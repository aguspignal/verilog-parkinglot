==> flow/design.v <==
module contador_3b (
    input clk, updown, reset, enable,
    output reg [2:0] count
);
always @(posedge clk) begin
    if (reset)
        count <= 3'b000;
    else if (enable) begin
        if (updown)
             count <= count + 1;
        else 
            count <= count - 1;
    end
end
endmodule
module debouncer (
    input wire clk, raw_signal,  
    output reg clean_signal
);
    reg [17:0] count;
    reg signal_copy;  
    always @(posedge clk) begin
        signal_copy <= raw_signal;
        if (signal_copy != raw_signal)  
            count <= 0;
        else begin
            if (count < 240000)
                count <= count + 1;  
            else 
                clean_signal <= raw_signal;  
        end
    end
endmodule
module fsm (
    input clk, reset,
    input [1:0] ab,
    output in, out  
);
localparam [2:0]
    S0 = 3'b000,
    S1 = 3'b001,
    S2 = 3'b010,
    S3 = 3'b011,
    S4 = 3'b100,
    S5 = 3'b101,
    S6 = 3'b110;
reg [2:0] state, next_state;
always @(posedge clk) begin
    if (reset)
        state <= S0;
    else
        state <= next_state; 
end
always @(state or ab) begin
    next_state = state;
    case (state)
        S0: if (ab == 2'b10)
                next_state = S1;
            else if (ab == 2'b01)
                next_state = S2;
            else
                next_state = S0;
        S1: if (ab == 2'b11)
                next_state = S3;
            else if (ab == 2'b00)
                next_state = S0;
            else
                next_state = S1;
        S2: if (ab == 2'b11)
                next_state = S4;
            else if (ab == 2'b00)
                next_state = S0;
            else
                next_state = S2;
         S3: if (ab == 2'b01)
                next_state = S5;
            else if (ab == 2'b10)
                next_state = S1;
            else
                next_state = S3;
        S4: if (ab == 2'b10)
                next_state = S6;
            else if (ab == 2'b01)
                next_state = S2;
            else
                next_state = S4;
        S5: if (ab == 2'b00)
                next_state = S0;
            else if (ab == 2'b11)
                next_state = S3;
            else
                next_state = S5;
        S6: if (ab == 2'b00)
                next_state = S0;
            else if (ab == 2'b11)
                next_state = S4;
            else
                next_state = S6;
        default: next_state = state;
    endcase
end
assign in = ((state == S5) & (ab == 2'b00));
assign out = ((state == S6) & (ab == 2'b00));
endmodule
module main (
    input clk, reset, sensor_a, sensor_b, 
    output [2:0] count
);
wire sensor_a_clean, sensor_b_clean, reset_clean, pulse_reset;
wire fsm_in_output, fsm_out_output;
debouncer deb_sensor_a (
    .clk(clk),
    .raw_signal(sensor_a),
    .clean_signal(sensor_a_clean)
);
debouncer deb_sensor_b (
    .clk(clk),
    .raw_signal(sensor_b),
    .clean_signal(sensor_b_clean)
);
debouncer deb_reset (
    .clk(clk),
    .raw_signal(reset),
    .clean_signal(reset_clean)
);
pulse_detector pd_rst (
    .clk(clk),
    .rst(1'b0),
    .signal_in(reset_clean),
    .pulse(pulse_reset)
);
reg [1:0] ab;
always @(sensor_a_clean, sensor_b_clean) begin
    ab <= {~sensor_a_clean, ~sensor_b_clean};  
end
fsm fsm_in_out (
    .clk(clk),
    .reset(pulse_reset),
    .ab(ab),
    .in(fsm_in_output),
    .out(fsm_out_output)
);
contador_3b contador (
    .clk(clk),
    .reset(pulse_reset),
    .enable((fsm_in_output && (count < 3'b111)) || (fsm_out_output && (count > 3'b000))),
    .updown(fsm_in_output),  
    .count(count)
);
endmodule
module pulse_detector (
    input wire clk, rst, signal_in,  
    output wire pulse
);
    reg prev;
    always @(posedge clk or posedge rst) begin
        if (rst)
            prev <= 0;
        else
            prev <= signal_in;
    end
    assign pulse = ~prev & signal_in;
endmodule
== Step by step through the tools: main ==
The steps from the RTL of main to its reports follow in flow order.
Line numbers count from 1 in the design file above.
The mark n/a stands for no value.

* Top: main
* Clock port: clk
* Library: sky130hd
* Corner: tt_025C_1v80

== Word-level counts ==
Yosys after proc, flatten, opt, wreduce and memory -nomap, before mapping. Memory bits, and registers merged into a memory's read port (data or address), are not among the register bits. Print and check cells are not counted. Equal cells are merged and count once.

* Register bits after elaboration: 67
* Bits in latches: 0
* Bits in writable memories: 0
* Memory bits (read-only): 0
* Clocked read ports x word width: 0
* Memories: 0
* Input port bits: 4

* Add/subtract/negate cells: 5
* $mul: 0
* Divide/modulo/power cells: 0
* Magnitude comparators: 5
* Equality and inequality tests: 12
* Shift-type cells: 0
* Mux-type cells: 16
* Bitwise logic cells: 12
* Reductions and logical operators: 9

{| class="wikitable"
|+ Operators with widths
! operator !! count
|-
| adder 18 x 1 -> 18 bit with constant B || 3
|-
| < comparator 18 bit with constant B || 3
|-
| two-way mux 3 bit || 10
|-
| parallel mux 3 bit (select 7 bit) || 1
|-
| inverter 1 bit || 9
|-
| == test 3 bit with constant B || 3
|-
| two-way mux 2 bit || 4
|-
| nonzero test 7 bit || 1
|-
| AND reduction 2 bit || 3
|-
| == test 3 x 2 -> 1 bit with constant B || 2
|-
| == test 2 bit with constant B || 2
|-
| != test 1 bit || 3
|-
| AND 1 bit || 3
|-
| adder 3 x 1 -> 3 bit with constant B || 1
|-
| subtractor 3 x 1 -> 3 bit with constant B || 1
|-
| > comparator 3 x 1 -> 1 bit with constant B || 1
|-
| == test 3 x 1 -> 1 bit with constant B || 1
|-
| < comparator 3 bit with constant B || 1
|-
| logical NOT 3 bit || 1
|-
| logical AND 1 bit || 2
|-
| == test 2 x 1 -> 1 bit with constant B || 1
|-
| logical NOT 2 bit || 1
|-
| logical OR 1 bit || 1
|-
| two-way mux 1 bit || 1
|}

== Depth ==
Depth = most cells in a row (Yosys ltp): at word level without a register or memory, in the mapped netlist without a sequential cell, where the memories' decode and read muxes count.

* Word-level depth: 5
* ABC_AREA: 0
* Mapped depth: 6
* Mapped depth without buffers: 6

== Netlist ==
The flow's flattened synthesis, as Yosys stat reports it; memories are mapped. The netlist is that of the ABC_AREA named above (0 if unset); the other value can give another one.
Totals and module areas in this step are rounded.

* Mapped cells: 360
* Cell area after synthesis: 3200 sq um
* Sequential area: 1500 sq um
* Flip-flop cells: 71

{| class="wikitable"
|+ Cells by type
! type !! count !! total area (sq um)
|-
| sky130_fd_sc_hd__dfxtp_1 || 68 || 1.36E+03
|-
| sky130_fd_sc_hd__xor2_1 || 28 || 245.235
|-
| sky130_fd_sc_hd__nor2_1 || 55 || 206.448
|-
| sky130_fd_sc_hd__xnor2_1 || 17 || 148.893
|-
| sky130_fd_sc_hd__o21ai_0 || 25 || 125.12
|-
| sky130_fd_sc_hd__ha_1 || 9 || 112.608
|-
| sky130_fd_sc_hd__nand2_1 || 25 || 93.84
|-
| sky130_fd_sc_hd__edfxtp_1 || 3 || 90.086
|-
| sky130_fd_sc_hd__a21oi_1 || 13 || 65.062
|-
| sky130_fd_sc_hd__nand4_1 || 10 || 62.56
|-
| sky130_fd_sc_hd__and3_1 || 9 || 56.304
|-
| sky130_fd_sc_hd__o211ai_1 || 7 || 52.55
|-
| sky130_fd_sc_hd__nand3_1 || 10 || 50.048
|-
| sky130_fd_sc_hd__nor3_1 || 10 || 50.048
|-
| sky130_fd_sc_hd__and4_1 || 5 || 43.792
|-
| sky130_fd_sc_hd__or3_1 || 5 || 31.28
|-
| sky130_fd_sc_hd__a2111oi_2 || 2 || 30.029
|-
| sky130_fd_sc_hd__clkbuf_1 || 8 || 30.029
|}

Not listed: further types 29, cells in them 51.
By module: a second synthesis without flattening, with its own total; a netlist apart from the flattened one above.

* Cell total of the unflattened synthesis: 381
* Area total of the unflattened synthesis: 3300 sq um

Rows give one instance, submodules left out.

{| class="wikitable"
|+ Modules
! module !! times used !! cells !! area (sq um)
|-
| debouncer || 3 || 107 || 940
|-
| fsm || 1 || 36 || 310
|-
| contador_3b || 1 || 14 || 140
|-
| pulse_detector || 1 || 3 || 43
|-
| main || 1 || 7 || 36
|}

== Worst setup path after synthesis ==
OpenSTA on the mapped netlist: ideal clock, no wires. The path of least setup slack (recovery checks aside). Input and output delay are each 20% of the period. Register names are those of the netlist, which keeps one name where synthesis merged equal registers.

* Path type: reg2reg
* Start: register deb_sensor_a.count[8]
* End: register deb_sensor_a.count[10]
* Period: 2.23 ns
* Library setup time: 0.072 ns
* Launch time at the first pin: 0.000 ns
* Arrival time: 1.745 ns
* Data required time: 2.158 ns
* Setup slack: 0.413 ns
* Path delay: 1.817 ns
* Stages on the path: 6
* Synthesis period reached: 1.817 ns

"path delay" = arrival - input delay + setup time.
"stages on the path": output pins that drive a net of the path, with the launching flip-flop's if there is one; two outputs of one cell count as two.
"synthesis period reached" is the clock period less the worst setup slack; recovery checks do not enter. This is arithmetic on one report: input and output delays are still those of the set period (20% each).
Between the ends stands the longest chain of elaborated cells between them, by number of cells; it is not shown to be the way that was timed. Of several equally long chains one is given.
Each line given opens the expression or statement behind the cell; cells for indexed reads and writes are added by Yosys, which also makes memories of some case tables.

* Cell sequence: sky130_fd_sc_hd__dfxtp_1 sky130_fd_sc_hd__a211o_1 sky130_fd_sc_hd__a211oi_4 sky130_fd_sc_hd__nor2_2 sky130_fd_sc_hd__or4_1 sky130_fd_sc_hd__a21oi_1
* Length of the longest elaborated chain: 1

{| class="wikitable"
|+ RTL lines, path post-synthesis
! what !! RTL line !! RTL
|-
| start, declared || 20 || <nowiki>reg [17:0] count;</nowiki>
|-
| start, assigned || 25 || <nowiki>count <= 0;</nowiki>
|-
| start, assigned || 28 || <nowiki>count <= count + 1;</nowiki>
|-
| adder 18 x 1 -> 18 bit || 28 ||
|-
| end, assigned || 25 ||
|-
| end, assigned || 28 ||
|-
| end, declared || 20 ||
|}

== Timing after layout ==
From the final timing report of record 1: the path of least setup slack in the routed layout; clock arrival at registers is part of the times.

* Path type: reg2reg
* Start: register deb_sensor_a.count[7]
* End: register deb_sensor_a.count[10]
* Period: 1.31 ns
* Library setup time: 0.06 ns
* Launch time at the first pin: 0.35 ns
* Arrival time: 2.04 ns
* Data required time: 1.59 ns
* Setup slack: -0.45 ns
* Stages on the path: 6

Between the ends stands the longest chain of elaborated cells between them, by number of cells; it is not shown to be the way that was timed. Of several equally long chains one is given.

* Cell sequence: sky130_fd_sc_hd__dfxtp_2 sky130_fd_sc_hd__a211o_4 sky130_fd_sc_hd__a211oi_4 sky130_fd_sc_hd__nor2_2 sky130_fd_sc_hd__or4_4 sky130_fd_sc_hd__a21oi_2
* Length of the longest elaborated chain: 1

{| class="wikitable"
|+ RTL lines, path post-layout
! what !! RTL line !! RTL
|-
| start, declared || 20 || <nowiki>reg [17:0] count;</nowiki>
|-
| start, assigned || 25 || <nowiki>count <= 0;</nowiki>
|-
| start, assigned || 28 || <nowiki>count <= count + 1;</nowiki>
|-
| adder 18 x 1 -> 18 bit || 28 ||
|-
| end, assigned || 25 ||
|-
| end, assigned || 28 ||
|-
| end, declared || 20 ||
|}

Measured results for main: 2 stored runs of the Yosys and OpenROAD flow on sky130hd. The settings differ; the order carries no meaning. The constraints put input and output delay at 20% of the set period each and load the outputs with 0.01 pF.
"reached clock period" is the run's clock period less its worst setup slack. It is reckoned from that one timing run; input and output delays stay at 20% of the period that was set.
"critical path time" = time allowed to the worst setup path (clock period - input delay - output delay, where it has them) - its slack; a late launch clock adds to it, a late capture clock takes from it.
"total power after layout" is the tool's figure for a default switching activity; nothing was simulated.
Values from the reports are rounded here.

=== Record 1 ===
{| class="wikitable"
! Setting !! Value
|-
| period_ns || 1.31
|-
| CAP_MARGIN || 20
|-
| CORE_MARGIN || 2
|-
| CORE_UTILIZATION || 40
|-
| SLEW_MARGIN || 20
|-
! Result !! Value
|-
| Cell area after synthesis || 3200 sq um
|-
| Post-route worst hold slack || 0.39 ns
|-
| Standard-cell area after layout || 5100 sq um
|-
| Reached clock period || 1.757 ns
|-
| Lowest setup slack || -0.45 ns
|-
| Final design utilization || 0.66
|-
| Die footprint || 8800 sq um
|-
| Setup total negative slack || -16 ns
|-
| Total power after layout || 4.4 mW
|-
| Critical path time || 1.76 ns
|-
| Class of the worst setup path || reg2reg
|}

=== Record 2 ===
{| class="wikitable"
! Setting !! Value
|-
| period_ns || 1.71
|-
| CORE_UTILIZATION || 60
|-
| SETUP_SLACK_MARGIN || 0.33
|-
| PLACE_DENSITY_LB_ADDON || 0.08
|-
| CELL_PAD_IN_SITES_DETAIL_PLACEMENT || 2
|-
| CTS_CLUSTER_SIZE || 31
|-
| CAP_MARGIN || 10
|-
| MIN_ROUTING_LAYER || met1
|-
| MAX_ROUTING_LAYER || met5
|-
| CORE_MARGIN || 2
|-
| SLEW_MARGIN || 20
|}
Stopped before the end: placement reported DPL-0033.
